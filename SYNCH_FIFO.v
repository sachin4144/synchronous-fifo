==> flow/design.v <==
`timescale 1ns / 1ps
module qs_fifo #(
    parameter DATA_W = 8,
    parameter DEPTH  = 4
)(
    input                        clk,
    input                        reset,
    input                        push_i,
    input      [DATA_W-1:0]      push_data_i,
    input                        pop_i,
    output reg [DATA_W-1:0]      pop_data_o,
    output reg                   full_o,
    output reg                   empty_o
);
    function integer clog2;
        input integer value;
        integer i;
        begin
            clog2 = 0;
            for (i = value - 1; i > 0; i = i >> 1)
                clog2 = clog2 + 1;
        end
    endfunction
    localparam PTR_W = clog2(DEPTH);
    reg [DATA_W-1:0] fifo_mem [0:DEPTH-1];
    reg [PTR_W-1:0]  rd_ptr, wr_ptr;
    reg              rd_wrap, wr_wrap;
    wire full_cond = (rd_ptr == wr_ptr) && (rd_wrap != wr_wrap);
    wire empty_cond = (rd_ptr == wr_ptr) && (rd_wrap == wr_wrap);
    always @(*) begin
        full_o  = full_cond;
        empty_o = empty_cond;
    end
    always @(*) begin
        if (pop_i && !empty_o)
            pop_data_o = fifo_mem[rd_ptr];
        else
            pop_data_o = {DATA_W{1'b0}};
    end
    always @(posedge clk or posedge reset) begin
        if (reset) begin
            rd_ptr  <= 0;
            wr_ptr  <= 0;
            rd_wrap <= 0;
            wr_wrap <= 0;
        end else begin
            if (push_i && !full_o) begin
                fifo_mem[wr_ptr] <= push_data_i;
                if (wr_ptr == (DEPTH-1)) begin
                    wr_ptr  <= 0;
                    wr_wrap <= ~wr_wrap;
                end else begin
                    wr_ptr <= wr_ptr + 1;
                end
            end
            if (pop_i && !empty_o) begin
                if (rd_ptr == (DEPTH-1)) begin
                    rd_ptr  <= 0;
                    rd_wrap <= ~rd_wrap;
                end else begin
                    rd_ptr <= rd_ptr + 1;
                end
            end
        end
    end
endmodule
* Step by step through the tools: qs_fifo
What the tools print for qs_fifo, step after step. Line numbers count from 1 in the design file above. Operators: Yosys type, input widths -> output width; for muxes data width and select width s. Cell names lack the library's common part. A cell with - has no value.
Set-up: top qs_fifo, clock clk, library sky130hd, timing corner tt_025C_1v80

* Elaborated design
Counts by Yosys on the flattened word-level netlist (proc, flatten, opt, wreduce). Print and check cells are left out. Cells with the same type and inputs are merged into one.
Storage and ports: flip-flop bits (word level) 38, bits of input ports 12, output and inout bits 10, elaborated cells 40
Operators by class: $add $sub $neg 2, eq/ne operators 9, muxes and demuxes 4, bitwise operators 3, reductions and logical operators 14
Operator list (count):
- $pmux 8 s4 | 1
- $reduce_and 3->1 | 4
- $eq 2x2->1 const B | 4
- $mux 8 | 1
- $logic_and 1x1->1 | 4
- $add 2x1->2 const B | 2
- $eq 2x1->1 const B | 2
- $logic_not 2->1 | 2
- $reduce_and 2->1 | 2
- $mux 2 | 2
- $not 1->1 | 3
- $logic_not 1->1 | 2
- $eq 2x2->1 | 1
- $eq 1x1->1 | 1
- $ne 1x1->1 | 1

* Depth
Longest topological path by Yosys (ltp), each cell counted once; first at word level (registers and memories cut), then after technology mapping (sequential cells cut; the memories' decode and read muxes count).
Logic depth: depth in word-level cells 5, ABC_AREA 0, mapped depth 6, gate-level depth less buffers 5

* After synthesis
The flow's flattened synthesis, as Yosys stat reports it; memories are mapped. The netlist is that of the ABC_AREA named above (0 if unset); the other value can give another one. Totals and module areas in this step are rounded.
Synthesis totals: cell count 126, chip area (Yosys) 0.001788 mm^2, sequential part of the area 0.001111 mm^2, flip-flops 38, buffers 5
Cells by type:
- edfxtp_1 | count 32, total area 960.922 um^2
- dfrtp_1 | count 6, total area 150.144 um^2
- a221oi_2 | count 8, total area 120.115 um^2
- ha_1 | count 8, total area 100.096 um^2
- a21oi_1 | count 12, total area 60.058 um^2
- a22oi_1 | count 8, total area 60.058 um^2
- inv_1 | count 14, total area 52.55 um^2
- xnor2_1 | count 4, total area 35.034 um^2
- xor2_2 | count 2, total area 32.531 um^2
- o31ai_1 | count 3, total area 22.522 um^2
- o31ai_4 | count 1, total area 21.27 um^2
- and3_1 | count 3, total area 18.768 um^2
- xor2_1 | count 2, total area 17.517 um^2
- a211oi_1 | count 2, total area 15.014 um^2
- nor3b_1 | count 2, total area 15.014 um^2
- a31oi_1 | count 2, total area 12.512 um^2
- nand2b_1 | count 2, total area 12.512 um^2
- buf_1 | count 3, total area 11.261 um^2
Not listed: further types 10, cells in them 12.

* Path before layout
OpenSTA on the mapped netlist: ideal clock, no wires. The path of least setup slack (recovery checks aside). Input and output delay are each 20% of the period. Register names are those of the netlist, which keeps one name where synthesis merged equal registers.
Timing path after synthesis: kind register to output, start point register rd_ptr[0], end point output pop_data_o[5], clock period 3360 ps, output delay 672 ps, launch time at the first pin 0 ps, arrival time 1555 ps, data required time 2688 ps, path slack 1133 ps, delay of the path 1555 ps, driving pins on the path 7, path buffers 2, synthesis period reached 2227 ps
"delay of the path" = arrival - input delay + setup time. At an output port there is no setup time. "driving pins on the path": output pins that drive a net of the path, with the launching flip-flop's if there is one; two outputs of one cell count as two. "synthesis period reached" is the clock period less the worst setup slack; recovery checks do not enter. This is arithmetic on one report: input and output delays are still those of the set period (20% each). The rows between start and end are the longest chain of elaborated cells between them; the timing report does not say that the signal goes this way. Where chains are equally long, one stands for them. Each line given opens the expression or statement behind the cell; cells for indexed reads and writes are added by Yosys, which also makes memories of some case tables. At most two assigning lines are given for a register; there are more.
Between the ends, after synthesis: path through dfrtp_1 inv_1 ha_1 buf_1 buf_2 a21oi_1 a221oi_2, cells in the longest elaborated chain 5, elaborated cells on any way between the ends 10, those cells by class 4 x eq/ne; 2 x mux; 4 x reduce/logical
Ends and longest elaborated chain, after synthesis:
- start: declaration | line 26 | reg [PTR_W-1:0]  rd_ptr, wr_ptr;
- start: assignment | line 42 | rd_ptr  <= 0;
- start: assignment | line 61 | rd_ptr <= rd_ptr + 1;
- $eq 2x2->1 | line 29 | wire empty_cond = (rd_ptr == wr_ptr) && (rd_wrap == wr_wrap);
- $logic_and 1x1->1 | line 29
- $logic_not 1->1 | line 35 | if (pop_i && !empty_o)
- $logic_and 1x1->1 | line 35
- $mux 8 | line 35
- end: declaration | line 11 | output reg [DATA_W-1:0]      pop_data_o,

* Path in the finished layout
From the final timing report of record 2: the path of least setup slack in the routed layout; clock arrival at registers is part of the times. The report prints the path's times to 10 ps; the period is as set.
Timing path post-layout: kind register to output, start point register rd_ptr[0], end point output pop_data_o[1], clock period 2280 ps, output delay 460 ps, launch time at the first pin 280 ps, arrival time 1740 ps, data required time 1820 ps, path slack 80 ps, driving pins on the path 8, path buffers 4
The rows between start and end are the longest chain of elaborated cells between them; the timing report does not say that the signal goes this way. Where chains are equally long, one stands for them. At most two assigning lines are given for a register; there are more.
Between the ends, post-layout: path through dfrtp_2 buf_4 buf_4 ha_1 buf_4 a21oi_1 a221oi_2 buf_2, cells in the longest elaborated chain 5, elaborated cells on any way between the ends 10, those cells by class 4 x eq/ne; 2 x mux; 4 x reduce/logical
Ends and longest elaborated chain, post-layout:
- start: declaration | line 26 | reg [PTR_W-1:0]  rd_ptr, wr_ptr;
- start: assignment | line 42 | rd_ptr  <= 0;
- start: assignment | line 61 | rd_ptr <= rd_ptr + 1;
- $eq 2x2->1 | line 29 | wire empty_cond = (rd_ptr == wr_ptr) && (rd_wrap == wr_wrap);
- $logic_and 1x1->1 | line 29
- $logic_not 1->1 | line 35 | if (pop_i && !empty_o)
- $logic_and 1x1->1 | line 35
- $mux 8 | line 35
- end: declaration | line 11 | output reg [DATA_W-1:0]      pop_data_o,

Module qs_fifo, platform sky130hd: 2 stored runs of the flow (Yosys, OpenROAD) with differing settings, in no particular order. Input and output delays are each 20% of the period that was set; the output load is 0.01 pF.
By "clock period achieved" is meant the clock period of the run minus its worst setup slack. This is arithmetic on one report: input and output delays are still those of the set period (20% each).
"allowed time less slack (worst setup path)" is the time allowed to the run's worst setup path (the clock period less input and output delay, where it has them) less its slack. Clock arrival times count: a late capture clock shortens it, a late launch clock lengthens it.
"allowed time less slack (worst setup path)" is given in steps of 10 ps.
Results are given in rounded form.

[record 1] flow files
==> flow/run.sh <==
#!/bin/bash
# the make line also repeats the synthesis and layout settings of config.mk as NAME=value (left out here)
make -C /OpenROAD-flow-scripts/flow DESIGN_CONFIG=/design/flow/config.mk WORK_HOME=/design/flow/orfs CLKGATE_MAP_FILE= finish
==> flow/config.mk <==
export PLATFORM = sky130hd
export DESIGN_NAME = qs_fifo
export DESIGN_NICKNAME = qs_fifo
export VERILOG_FILES = /design/flow/design.v
export SDC_FILE = /design/flow/constraint.sdc
export NUM_CORES = 4
export LEC_CHECK = 0
export ABC_AREA = 1
export CAP_MARGIN = 35
export CELL_PAD_IN_SITES_DETAIL_PLACEMENT = 1
export CELL_PAD_IN_SITES_GLOBAL_PLACEMENT = 3
export CORE_ASPECT_RATIO = 1.4
export CORE_MARGIN = 2
export CORE_UTILIZATION = 69
export GPL_ROUTABILITY_DRIVEN = 0
export PLACE_DENSITY_LB_ADDON = 0.17
export SETUP_SLACK_MARGIN = 0.41
export SLEW_MARGIN = 20
==> flow/constraint.sdc <==
create_clock -name core_clock -period 2.61 [get_ports {clk}]
set_input_delay 0.5220 -clock core_clock [delete_from_list [all_inputs] [get_ports {clk}]]
set_output_delay 0.5220 -clock core_clock [all_outputs]
set_load 0.01 [all_outputs]

[record 1] result: unfinished; error FLW-0024 in placement

[record 2] flow files
==> flow/run.sh <==
#!/bin/bash
# the make line also repeats the synthesis and layout settings of config.mk as NAME=value (left out here)
make -C /OpenROAD-flow-scripts/flow DESIGN_CONFIG=/design/flow/config.mk WORK_HOME=/design/flow/orfs CLKGATE_MAP_FILE= finish
==> flow/config.mk <==
export PLATFORM = sky130hd
export DESIGN_NAME = qs_fifo
export DESIGN_NICKNAME = qs_fifo
export VERILOG_FILES = /design/flow/design.v
export SDC_FILE = /design/flow/constraint.sdc
export NUM_CORES = 4
export LEC_CHECK = 0
export CAP_MARGIN = 20
export CORE_MARGIN = 2
export CORE_UTILIZATION = 40
export SLEW_MARGIN = 20
==> flow/constraint.sdc <==
create_clock -name core_clock -period 2.28 [get_ports {clk}]
set_input_delay 0.4560 -clock core_clock [delete_from_list [all_inputs] [get_ports {clk}]]
set_output_delay 0.4560 -clock core_clock [all_outputs]
set_load 0.01 [all_outputs]

[record 2] result: area of the synthesized netlist 0.001788 mm^2; full die area 0.00502 mm^2; utilization after routing 56.6 %; setup slack of the worst path 85 ps; total negative slack 0 ps; clock period achieved 2,195 ps; allowed time less slack (worst setup path) 1,740 ps; type of the worst setup path register to output
